==> flow/design.v <==
module apb4_peripheral #(
    parameter PERIPHERAL_ID = 0,   
    parameter DATA_WIDTH = 32,     
    parameter ADDR_WIDTH = 32      
) (
    input  wire        PCLK,
    input  wire        PRESETn,
    input  wire [ADDR_WIDTH-1:0] PADDR,
    input  wire [2:0]  PPROT,
    input  wire        PSEL,   
    input  wire        PENABLE,
    input  wire        PWRITE,
    input  wire [DATA_WIDTH-1:0] PWDATA,
    input  wire [DATA_WIDTH/8-1:0] PSTRB,
    output reg  [DATA_WIDTH-1:0] PRDATA,
    output reg         PREADY,
    output reg         PSLVERR
);
    reg [DATA_WIDTH-1:0] control_reg;     
    reg [DATA_WIDTH-1:0] status_reg;      
    reg [DATA_WIDTH-1:0] data_reg;        
    reg [DATA_WIDTH-1:0] config_reg;      
    localparam ADDR_OFFSET = PERIPHERAL_ID * 16;
    localparam CTRL_ADDR  = ADDR_OFFSET + {ADDR_WIDTH{1'b0}};
    localparam STATUS_ADDR = ADDR_OFFSET + 4;
    localparam DATA_ADDR   = ADDR_OFFSET + 8;
    localparam CONFIG_ADDR = ADDR_OFFSET + 12;
    localparam IDLE = 2'b00;
    localparam SETUP = 2'b01;
    localparam ACCESS = 2'b10;
    reg [1:0] current_state, next_state;
    always @(posedge PCLK or negedge PRESETn) begin
        if (!PRESETn) begin
            current_state <= IDLE;
        end else begin
            current_state <= next_state;
        end
    end
    always @(*) begin
        next_state = current_state;
        case (current_state)
            IDLE: begin
                if (PSEL && !PENABLE) begin
                    next_state = SETUP;
                end
            end
            SETUP: begin
                if (PSEL && PENABLE) begin
                    next_state = ACCESS;
                end else if (!PSEL) begin
                    next_state = IDLE;
                end
            end
            ACCESS: begin
                if (PREADY) begin
                    if (PSEL && !PENABLE) begin
                        next_state = SETUP;   
                    end else begin
                        next_state = IDLE;    
                    end
                end
            end
        endcase
    end
    function [DATA_WIDTH-1:0] handle_byte_lanes;
        input [DATA_WIDTH-1:0] data_in;
        input [DATA_WIDTH-1:0] data_current;
        input [DATA_WIDTH/8-1:0] strobe;
        reg [DATA_WIDTH-1:0] result;
        begin
            result = data_current;  
            if (DATA_WIDTH >= 8) begin
                if (strobe[0]) result[7:0] = data_in[7:0];
            end
            if (DATA_WIDTH >= 16) begin
                if (strobe[1]) result[15:8] = data_in[15:8];
            end
            if (DATA_WIDTH >= 24) begin
                if (strobe[2]) result[23:16] = data_in[23:16];
            end
            if (DATA_WIDTH >= 32) begin
                if (strobe[3]) result[31:24] = data_in[31:24];
            end
            handle_byte_lanes = result;
        end
    endfunction
    always @(posedge PCLK or negedge PRESETn) begin
        if (!PRESETn) begin
            control_reg <= {DATA_WIDTH{1'b0}};
            status_reg  <= {DATA_WIDTH{1'b0}};
            data_reg    <= {DATA_WIDTH{1'b0}};
            config_reg  <= {DATA_WIDTH{1'b0}};
        end else begin
            if (current_state == ACCESS && PWRITE && PREADY) begin
                case (PADDR)
                    CTRL_ADDR:   control_reg <= handle_byte_lanes(PWDATA, control_reg, PSTRB);
                    STATUS_ADDR: status_reg <= handle_byte_lanes(PWDATA, status_reg, PSTRB);
                    DATA_ADDR:   data_reg <= handle_byte_lanes(PWDATA, data_reg, PSTRB);
                    CONFIG_ADDR: config_reg <= handle_byte_lanes(PWDATA, config_reg, PSTRB);
                endcase
            end
            if (control_reg[0]) begin   
                status_reg[DATA_WIDTH/2-1:0] <= status_reg[DATA_WIDTH/2-1:0] + 1;
            end
        end
    end
    always @(*) begin
        PRDATA = {DATA_WIDTH{1'b0}};
        if (current_state == ACCESS && !PWRITE) begin
            case (PADDR)
                CTRL_ADDR:  PRDATA = control_reg;
                STATUS_ADDR: PRDATA = status_reg;
                DATA_ADDR:   PRDATA = data_reg;
                CONFIG_ADDR: PRDATA = config_reg;
                default:    PRDATA = {DATA_WIDTH{1'b1}};   
            endcase
        end
    end
    always @(posedge PCLK or negedge PRESETn) begin
        if (!PRESETn) begin
            PREADY <= 1'b0;
        end else begin
            PREADY <= (current_state == ACCESS);   
        end
    end
    always @(posedge PCLK or negedge PRESETn) begin
        if (!PRESETn) begin
            PSLVERR <= 1'b0;
        end else begin
            PSLVERR <= 1'b0;
            if (current_state == ACCESS && PSEL && PENABLE) begin
                if (PADDR != CTRL_ADDR && PADDR != STATUS_ADDR && PADDR != DATA_ADDR && PADDR != CONFIG_ADDR) begin
                    PSLVERR <= 1'b1;
                end
            end
        end
    end
endmodule 
Step by step through the tools: apb4_peripheral
The steps from the RTL of apb4_peripheral to its reports follow in flow order.
Lines are those of the file above, counted from 1.
Cell names lack the library's common part.
{"block": "inputs", "top": "apb4_peripheral", "clk_port": "PCLK", "lib": "sky130hd", "pvt_corner": "tt_025C_1v80"}

Word-level counts
Source: Yosys, flattened and elaborated, memories not mapped. Widths are those after wreduce. Registers that Yosys merges into a memory's read port (data or address) are not register bits. Print and check cells do not count. Equal cells are merged and count once.
{"block": "classes", "eq_ne": 11, "bitwise": 0, "n_mul": 0, "muxes": 15, "add_sub_neg": 1, "n_reduce_logical": 37, "compare": 0, "shifts": 0, "div_mod_pow": 0}
{"block": "op_table", "operator": "32-bit case mux with 4-bit select", "n": 1}
{"block": "op_table", "operator": "32-bit by 4-bit equality test with 1-bit output with constant B", "n": 2}
{"block": "op_table", "operator": "32-bit by 4-bit inequality test with 1-bit output with constant B", "n": 2}
{"block": "op_table", "operator": "3-bit AND reduction", "n": 16}
{"block": "op_table", "operator": "16-bit 2-to-1 mux", "n": 3}
{"block": "op_table", "operator": "32-bit by 3-bit equality test with 1-bit output with constant B", "n": 1}
{"block": "op_table", "operator": "32-bit by 3-bit inequality test with 1-bit output with constant B", "n": 1}
{"block": "op_table", "operator": "32-bit zero test", "n": 1}
{"block": "op_table", "operator": "32-bit nonzero test", "n": 1}
{"block": "op_table", "operator": "32-bit 2-to-1 mux", "n": 1}
{"block": "op_table", "operator": "16-bit by 1-bit adder with 16-bit output with constant B", "n": 1}
{"block": "op_table", "operator": "8-bit 2-to-1 mux", "n": 2}
{"block": "op_table", "operator": "1-bit logical AND", "n": 10}
{"block": "op_table", "operator": "2-bit nonzero test", "n": 4}
{"block": "op_table", "operator": "2-bit 2-to-1 mux", "n": 4}
{"block": "op_table", "operator": "2-bit case mux with 3-bit select", "n": 1}
{"block": "op_table", "operator": "2-bit inequality test with constant B", "n": 2}
{"block": "op_table", "operator": "4-bit AND reduction", "n": 1}
{"block": "op_table", "operator": "3-bit inequality test with constant B", "n": 1}
{"block": "op_table", "operator": "3-bit nonzero test", "n": 1}
{"block": "op_table", "operator": "1-bit 2-to-1 mux", "n": 3}
{"block": "op_table", "operator": "1-bit zero test", "n": 2}
{"block": "op_table", "operator": "2-bit by 1-bit equality test with 1-bit output with constant B", "n": 1}
{"block": "op_table", "operator": "2-bit equality test with constant B", "n": 1}
{"block": "op_table", "operator": "2-bit zero test", "n": 1}
{"block": "bits", "ramBits": 0, "n_memories": 0, "word_cells": 83, "inputBits": 76, "latchBits": 0, "mem_bits_ro": 0, "ff_bits": 132, "clocked_rd_ports_x_width": 0, "output_inout_bits": 34}

Depth
Yosys ltp: most cells in a row. Word level: on the elaborated netlist, between registers, memories and ports. Mapped: between sequential cells and ports; inverters and the memories' decode and read muxes count.
{"block": "logic_depth", "word_depth": 6, "ABC_AREA": 0, "ltp_mapped": 7, "mapped_depth_nobuf": 6}

Mapped cells and area
Source: synth_stat.txt of the flow (Yosys; design flattened, memories mapped). It holds for the ABC_AREA given above (unset counts as 0); a run with the other value may have another netlist.
Totals and module areas in this step are rounded.
{"block": "types", "cell": "dfrtp_1", "n": 132, "area_total_um2": 3.3E+03}
{"block": "types", "cell": "mux2_2", "n": 110, "area_total_um2": 1.24E+03}
{"block": "types", "cell": "mux4_2", "n": 32, "area_total_um2": 720.691}
{"block": "types", "cell": "o21a_1", "n": 32, "area_total_um2": 240.23}
{"block": "types", "cell": "nor4_4", "n": 8, "area_total_um2": 170.163}
{"block": "types", "cell": "nor3_4", "n": 6, "area_total_um2": 97.594}
{"block": "types", "cell": "mux2i_1", "n": 8, "area_total_um2": 80.077}
{"block": "types", "cell": "nor4_1", "n": 12, "area_total_um2": 75.072}
{"block": "types", "cell": "o21ai_0", "n": 11, "area_total_um2": 55.053}
{"block": "types", "cell": "nand2_1", "n": 13, "area_total_um2": 48.797}
{"block": "types", "cell": "clkbuf_1", "n": 12, "area_total_um2": 45.043}
{"block": "types", "cell": "mux2_1", "n": 4, "area_total_um2": 45.043}
{"block": "types", "cell": "a21oi_1", "n": 8, "area_total_um2": 40.038}
{"block": "types", "cell": "nor3_1", "n": 7, "area_total_um2": 35.034}
{"block": "types", "cell": "nand4_1", "n": 5, "area_total_um2": 31.28}
{"block": "types", "cell": "buf_2", "n": 6, "area_total_um2": 30.029}
{"block": "types", "cell": "nor2_1", "n": 8, "area_total_um2": 30.029}
{"block": "types", "cell": "dfstp_2", "n": 1, "area_total_um2": 26.275}
Other cell types: 24; their cells: 43.
{"block": "mapped", "mapped_area_um2": 6604, "flip_flops": 133, "cell_count": 458, "n_buf": 22, "seqArea_um2": 3329}

Timing after synthesis
Source: OpenSTA report_checks on the synthesized netlist (no wires, ideal clock, input and output delay 20% of the period each), path of least setup slack; recovery checks are left aside. Register names are those of the netlist, which keeps one name where synthesis merged equal registers.
{"block": "synth_path", "path_type": "input port to output port", "startpoint": "in PADDR[3]", "endpoint": "out PRDATA[21]", "period_ns": 3.6, "t_first_pin_ns": 0.720, "input_delay_ns": 0.720, "delay_ns": 1.577, "setup_slack_ns": 0.583, "required_ns": 2.880, "t_arrival_ns": 2.297, "out_delay_ns": 0.720, "n_path_buf": 3, "driving_pins": 5, "period_less_setup_slack_ns": 3.017}
"delay_ns" = arrival - input delay + setup time.
At an output port there is no setup time.
"driving_pins": output pins that drive a net of the path, with the launching flip-flop's if there is one; two outputs of one cell count as two.
"period_less_setup_slack_ns" is the clock period less the worst setup slack; recovery checks do not enter. This is arithmetic on one report: input and output delays are still those of the set period (20% each).
Between the ends stands the longest chain of elaborated cells between them, by number of cells; it is not shown to be the way that was timed. Of several equally long chains one is given.
Each line given opens the expression or statement behind the cell; cells for indexed reads and writes are added by Yosys, which also makes memories of some case tables.
{"block": "synth_via", "path_cell_list": "buf_2 > clkbuf_1 > buf_1 > mux4_2 > o21a_1", "elab_chain_len": 3, "cells_between": 6, "classes_between": "eq/ne: 3; mux: 2; reduce/logical: 1"}
{"block": "synth_lines", "element": "from (decl)", "line": 8, "rtl": "input  wire [ADDR_WIDTH-1:0] PADDR,"}
{"block": "synth_lines", "element": "32-bit by 4-bit equality test with 1-bit output", "line": 110, "rtl": "case (PADDR)"}
{"block": "synth_lines", "element": "32-bit case mux with 4-bit select", "line": 110}
{"block": "synth_lines", "element": "32-bit 2-to-1 mux", "line": 109, "rtl": "if (current_state == ACCESS && !PWRITE) begin"}
{"block": "synth_lines", "element": "to (decl)", "line": 15, "rtl": "output reg  [DATA_WIDTH-1:0] PRDATA,"}

Timing after layout
Path of least setup slack in the final report of stored run 1 (OpenROAD, finished layout, wires in). Where an end is a register, its clock arrival counts in the times.
{"block": "layout_path", "path_type": "input port to output port", "startpoint": "in PADDR[27]", "endpoint": "out PRDATA[26]", "required_ns": 2.30, "t_arrival_ns": 2.21, "input_delay_ns": 0.58, "t_first_pin_ns": 0.58, "n_path_buf": 4, "setup_slack_ns": 0.09, "out_delay_ns": 0.58, "period_ns": 2.88, "driving_pins": 8}
Between the ends stands the longest chain of elaborated cells between them, by number of cells; it is not shown to be the way that was timed. Of several equally long chains one is given.
{"block": "layout_via", "path_cell_list": "dlygate4sd2_1 > nor4_1 > nand4_1 > or2_4 > buf_6 > buf_12 > o21a_1 > buf_2", "elab_chain_len": 3, "cells_between": 6, "classes_between": "eq/ne: 3; mux: 2; reduce/logical: 1"}
{"block": "layout_lines", "element": "from (decl)", "line": 8, "rtl": "input  wire [ADDR_WIDTH-1:0] PADDR,"}
{"block": "layout_lines", "element": "32-bit by 4-bit equality test with 1-bit output", "line": 110, "rtl": "case (PADDR)"}
{"block": "layout_lines", "element": "32-bit case mux with 4-bit select", "line": 110}
{"block": "layout_lines", "element": "32-bit 2-to-1 mux", "line": 109, "rtl": "if (current_state == ACCESS && !PWRITE) begin"}
{"block": "layout_lines", "element": "to (decl)", "line": 15, "rtl": "output reg  [DATA_WIDTH-1:0] PRDATA,"}

FLOW RESULTS
============

Settings and measured results of 2 stored flow runs for module apb4_peripheral (sky130hd), not sorted in any way. The constraints put input and output delay at 20% of the set period each and load the outputs with 0.01 pF.
By "period_less_ws_ns" is meant the clock period of the run minus its worst setup slack. This is arithmetic on one report: input and output delays are still those of the set period (20% each).
"worst_setup_path_time_ns" = time allowed to the worst setup path (clock period - input delay - output delay, where it has them) - its slack; a late launch clock adds to it, a late capture clock takes from it.
The results are shown rounded.

Stored run 1
==> flow/run.sh <==
#!/bin/bash
# the make line also repeats the synthesis and layout settings of config.mk as NAME=value (left out here)
make -C /OpenROAD-flow-scripts/flow DESIGN_CONFIG=/design/flow/config.mk WORK_HOME=/design/flow/orfs CLKGATE_MAP_FILE= finish
==> flow/config.mk <==
export PLATFORM = sky130hd
export DESIGN_NAME = apb4_peripheral
export DESIGN_NICKNAME = apb4_peripheral
export VERILOG_FILES = /design/flow/design.v
export SDC_FILE = /design/flow/constraint.sdc
export NUM_CORES = 4
export LEC_CHECK = 0
export CAP_MARGIN = 20
export CORE_MARGIN = 2
export CORE_UTILIZATION = 33
export SLEW_MARGIN = 20
==> flow/constraint.sdc <==
create_clock -name core_clock -period 2.88 [get_ports {PCLK}]
set_input_delay 0.5760 -clock core_clock [delete_from_list [all_inputs] [get_ports {PCLK}]]
set_output_delay 0.5760 -clock core_clock [all_outputs]
set_load 0.01 [all_outputs]

==> results of stored run 1, as JSON <==
{
  "period_less_ws_ns": 2.788,
  "final_stdcell_area_um2": 8951,
  "fin_ws_ns": 0.092,
  "ys_area_um2": 6604,
  "fin_util_pct": 45.8,
  "fin_tns_ns": 0.000,
  "final_die_area_um2": 21160,
  "worst_setup_path_time_ns": 1.64,
  "worstPathKind": "input port to output port"
}

Stored run 2
==> flow/run.sh <==
#!/bin/bash
# the make line also repeats the synthesis and layout settings of config.mk as NAME=value (left out here)
make -C /OpenROAD-flow-scripts/flow DESIGN_CONFIG=/design/flow/config.mk WORK_HOME=/design/flow/orfs CLKGATE_MAP_FILE= finish
==> flow/config.mk <==
export PLATFORM = sky130hd
export DESIGN_NAME = apb4_peripheral
export DESIGN_NICKNAME = apb4_peripheral
export VERILOG_FILES = /design/flow/design.v
export SDC_FILE = /design/flow/constraint.sdc
export NUM_CORES = 4
export LEC_CHECK = 0
export CAP_MARGIN = 20
export CELL_PAD_IN_SITES_DETAIL_PLACEMENT = 0
export CORE_MARGIN = 5
export CORE_UTILIZATION = 57
export CTS_CLUSTER_SIZE = 33
export GPL_TIMING_DRIVEN = 1
export MAX_ROUTING_LAYER = met4
export PLACE_DENSITY_LB_ADDON = 0.23
export SETUP_SLACK_MARGIN = 0.62
export SLEW_MARGIN = 5
export TNS_END_PERCENT = 90
==> flow/constraint.sdc <==
create_clock -name core_clock -period 3.11 [get_ports {PCLK}]
set_input_delay 0.6220 -clock core_clock [delete_from_list [all_inputs] [get_ports {PCLK}]]
set_output_delay 0.6220 -clock core_clock [all_outputs]
set_load 0.01 [all_outputs]

==> results of stored run 2, as JSON <==
{
  "period_less_ws_ns": 2.758,
  "final_stdcell_area_um2": 9340,
  "fin_ws_ns": 0.352,
  "ys_area_um2": 6604,
  "fin_util_pct": 82.2,
  "fin_tns_ns": 0.000,
  "final_die_area_um2": 13840,
  "worst_setup_path_time_ns": 1.51,
  "worstPathKind": "input port to output port"
}
